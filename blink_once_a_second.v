==> flow/design.v <==
module blink_once_a_second (
    input CLK,     
    output LED,    
    output USBPU,   
    output [23:0] BLINK_REG  
);
    assign USBPU = 0;
    reg [23:0] blink; 
    wire pattern = blink[23];
    wire [23:0] blinkr = blink;
    always @(posedge CLK) begin
        blink <= blink + 1;
        if (blink == 24'b111101000010010000000000)
          blink <= 24'b0;  
    end
    assign LED = pattern;
    assign BLINK_REG = blinkr;  
endmodule
From RTL to reports: blink_once_a_second
What the tools print for blink_once_a_second, step after step.
Lines are those of the file above, counted from 1.
A cell with -- has no value.
Design
  design top: blink_once_a_second
  clock port: CLK
  library: sky130hd
  library corner: tt_025C_1v80

Word level
Source: Yosys, flattened and elaborated, memories not mapped. Widths are those after wreduce; folded enables and synchronous resets count as part of the registers. Registers that Yosys merges into a memory's read port (data or address) are not register bits. Print and check cells do not count. Equal cells are merged and count once.
Operators by class
  add/subtract/negate cells: 1
  $mul: 0
  divide/modulo/power cells: 0
  $lt $le $gt $ge: 0
  eq/ne operators: 1
  shifts and indexed selects: 0
  multiplexer cells: 0
  bitwise logic cells: 0
  reductions and logical operators: 0
Operators with widths (number)
  24-bit by 1-bit adder with 24-bit output with constant B: 1
  24-bit == test with constant B: 1
Word-level totals
  flip-flop bits (word level): 24
  latch bits: 0
  memory bits (writable): 0
  memory bits (read-only): 0
  clocked read ports x word width: 0
  memories kept: 0
  output and inout bits: 26

Logic depth
Longest topological path by Yosys (ltp), each cell counted once; first at word level (registers and memories cut), then after technology mapping (sequential cells cut; the memories' decode and read muxes count).
Depth
  word-level depth: 1
  ABC_AREA: 0
  mapped depth: 6
  gate-level depth less buffers: 6

Mapped cells and area
Source: synth_stat.txt of the flow (Yosys; design flattened, memories mapped). It holds for the ABC_AREA given above (unset counts as 0); a run with the other value may have another netlist.
The area totals of this step are shown rounded.
Cells by type
  sky130_fd_sc_hd__dfxtp_1: number 24, total area 480.461 um^2
  sky130_fd_sc_hd__xnor2_1: number 12, total area 105.101 um^2
  sky130_fd_sc_hd__xor2_1: number 9, total area 78.826 um^2
  sky130_fd_sc_hd__nor2_1: number 13, total area 48.797 um^2
  sky130_fd_sc_hd__nand2_1: number 12, total area 45.043 um^2
  sky130_fd_sc_hd__nand4_1: number 7, total area 43.792 um^2
  sky130_fd_sc_hd__nand3_1: number 7, total area 35.034 um^2
  sky130_fd_sc_hd__ha_1: number 2, total area 25.024 um^2
  sky130_fd_sc_hd__nor4_4: number 1, total area 21.27 um^2
  sky130_fd_sc_hd__and4_1: number 2, total area 17.517 um^2
  sky130_fd_sc_hd__nand3_4: number 1, total area 17.517 um^2
  sky130_fd_sc_hd__nor4b_1: number 2, total area 17.517 um^2
  sky130_fd_sc_hd__nor3_4: number 1, total area 16.266 um^2
  sky130_fd_sc_hd__buf_4: number 2, total area 15.014 um^2
  sky130_fd_sc_hd__nor4b_2: number 1, total area 15.014 um^2
  sky130_fd_sc_hd__and3_1: number 2, total area 12.512 um^2
  sky130_fd_sc_hd__nor3_2: number 1, total area 10.01 um^2
  sky130_fd_sc_hd__inv_1: number 2, total area 7.507 um^2
Other cell types: 9; their cells: 9.
Mapped netlist
  cell count: 110
  chip area (Yosys): 1064 um^2
  sequential part of the area: 480.5 um^2
  flip-flop cells: 24
  buffers: 3

Worst setup path after synthesis
OpenSTA on the mapped netlist: ideal clock, no wires. The path of least setup slack (recovery checks aside). Input and output delay are each 20% of the period. Register names are those of the netlist, which keeps one name where synthesis merged equal registers.
Timing post-synthesis
  kind: reg-to-reg
  from: register blink[0]
  to: register blink[22]
  period: 3080 ps
  setup time: 128 ps
  time at the first pin: 0 ps
  arrival: 1434 ps
  required time: 2952 ps
  setup slack: 1518 ps
  path delay: 1562 ps
  stages on the path: 7
  buffers on the path: 0
  synthesis period reached: 1562 ps
"path delay" is the arrival time less input delay plus setup time.
"stages on the path": output pins that drive a net of the path, with the launching flip-flop's if there is one; two outputs of one cell count as two.
"synthesis period reached" = period - worst setup slack (recovery checks aside). The figure is calculated, with input and output delays left at 20% of the set period.
The rows between start and end are the longest chain of elaborated cells between them; the timing report does not say that the signal goes this way. Where chains are equally long, one stands for them.
A line is the first line of the expression or statement that the cell stems from. Yosys adds cells for indexed reads and writes and turns some case tables into memories.
Between the ends, post-synthesis
  cells stage by stage: sky130_fd_sc_hd__dfxtp_1 -> sky130_fd_sc_hd__ha_1 -> sky130_fd_sc_hd__nand4_1 -> sky130_fd_sc_hd__nor3_2 -> sky130_fd_sc_hd__nand4_1 -> sky130_fd_sc_hd__xor2_1 -> sky130_fd_sc_hd__nor2_1
  length of the longest elaborated chain: 1
RTL lines, path post-synthesis
  from (decl): RTL line 8  | reg [23:0] blink;
  from (assign): RTL line 12  | blink <= blink + 1;
  from (assign): RTL line 14  | blink <= 24'b0;
  24-bit by 1-bit adder with 24-bit output: RTL line 12
  to (assign): RTL line 12
  to (assign): RTL line 14
  to (decl): RTL line 8

Subject: flow runs of blink_once_a_second

Hi,

2 stored runs of blink_once_a_second in the flow (synthesis by Yosys, layout by OpenROAD, sky130hd cells), in arbitrary order. Constraints: input delay and output delay 20% of the set period each, output load 0.01 pF.

==> record 1: settings <==
{ "period_ns": 1.37, "CORE_UTILIZATION": 48, "SETUP_SLACK_MARGIN": 0.22, "PLACE_DENSITY_LB_ADDON": 0.06, "CORE_ASPECT_RATIO": 1.14, "TNS_END_PERCENT": 60, "SLEW_MARGIN": 0, "MIN_ROUTING_LAYER": "met2", "CAP_MARGIN": 20, "CORE_MARGIN": 2 }
==> record 1: results <==
no results, routing failed with DPL-0033

==> record 2: settings <==
{ "period_ns": 1.51, "CORE_UTILIZATION": 44, "SETUP_SLACK_MARGIN": 0.04, "CELL_PAD_IN_SITES_DETAIL_PLACEMENT": 2, "TNS_END_PERCENT": 75, "ABC_AREA": 0, "GPL_ROUTABILITY_DRIVEN": 0, "CTS_CLUSTER_DIAMETER": 234, "CAP_MARGIN": 30, "MIN_ROUTING_LAYER": "met2", "CORE_MARGIN": 2, "SLEW_MARGIN": 20 }
==> record 2: results <==
no results, placement failed with DPL-0033

Regards
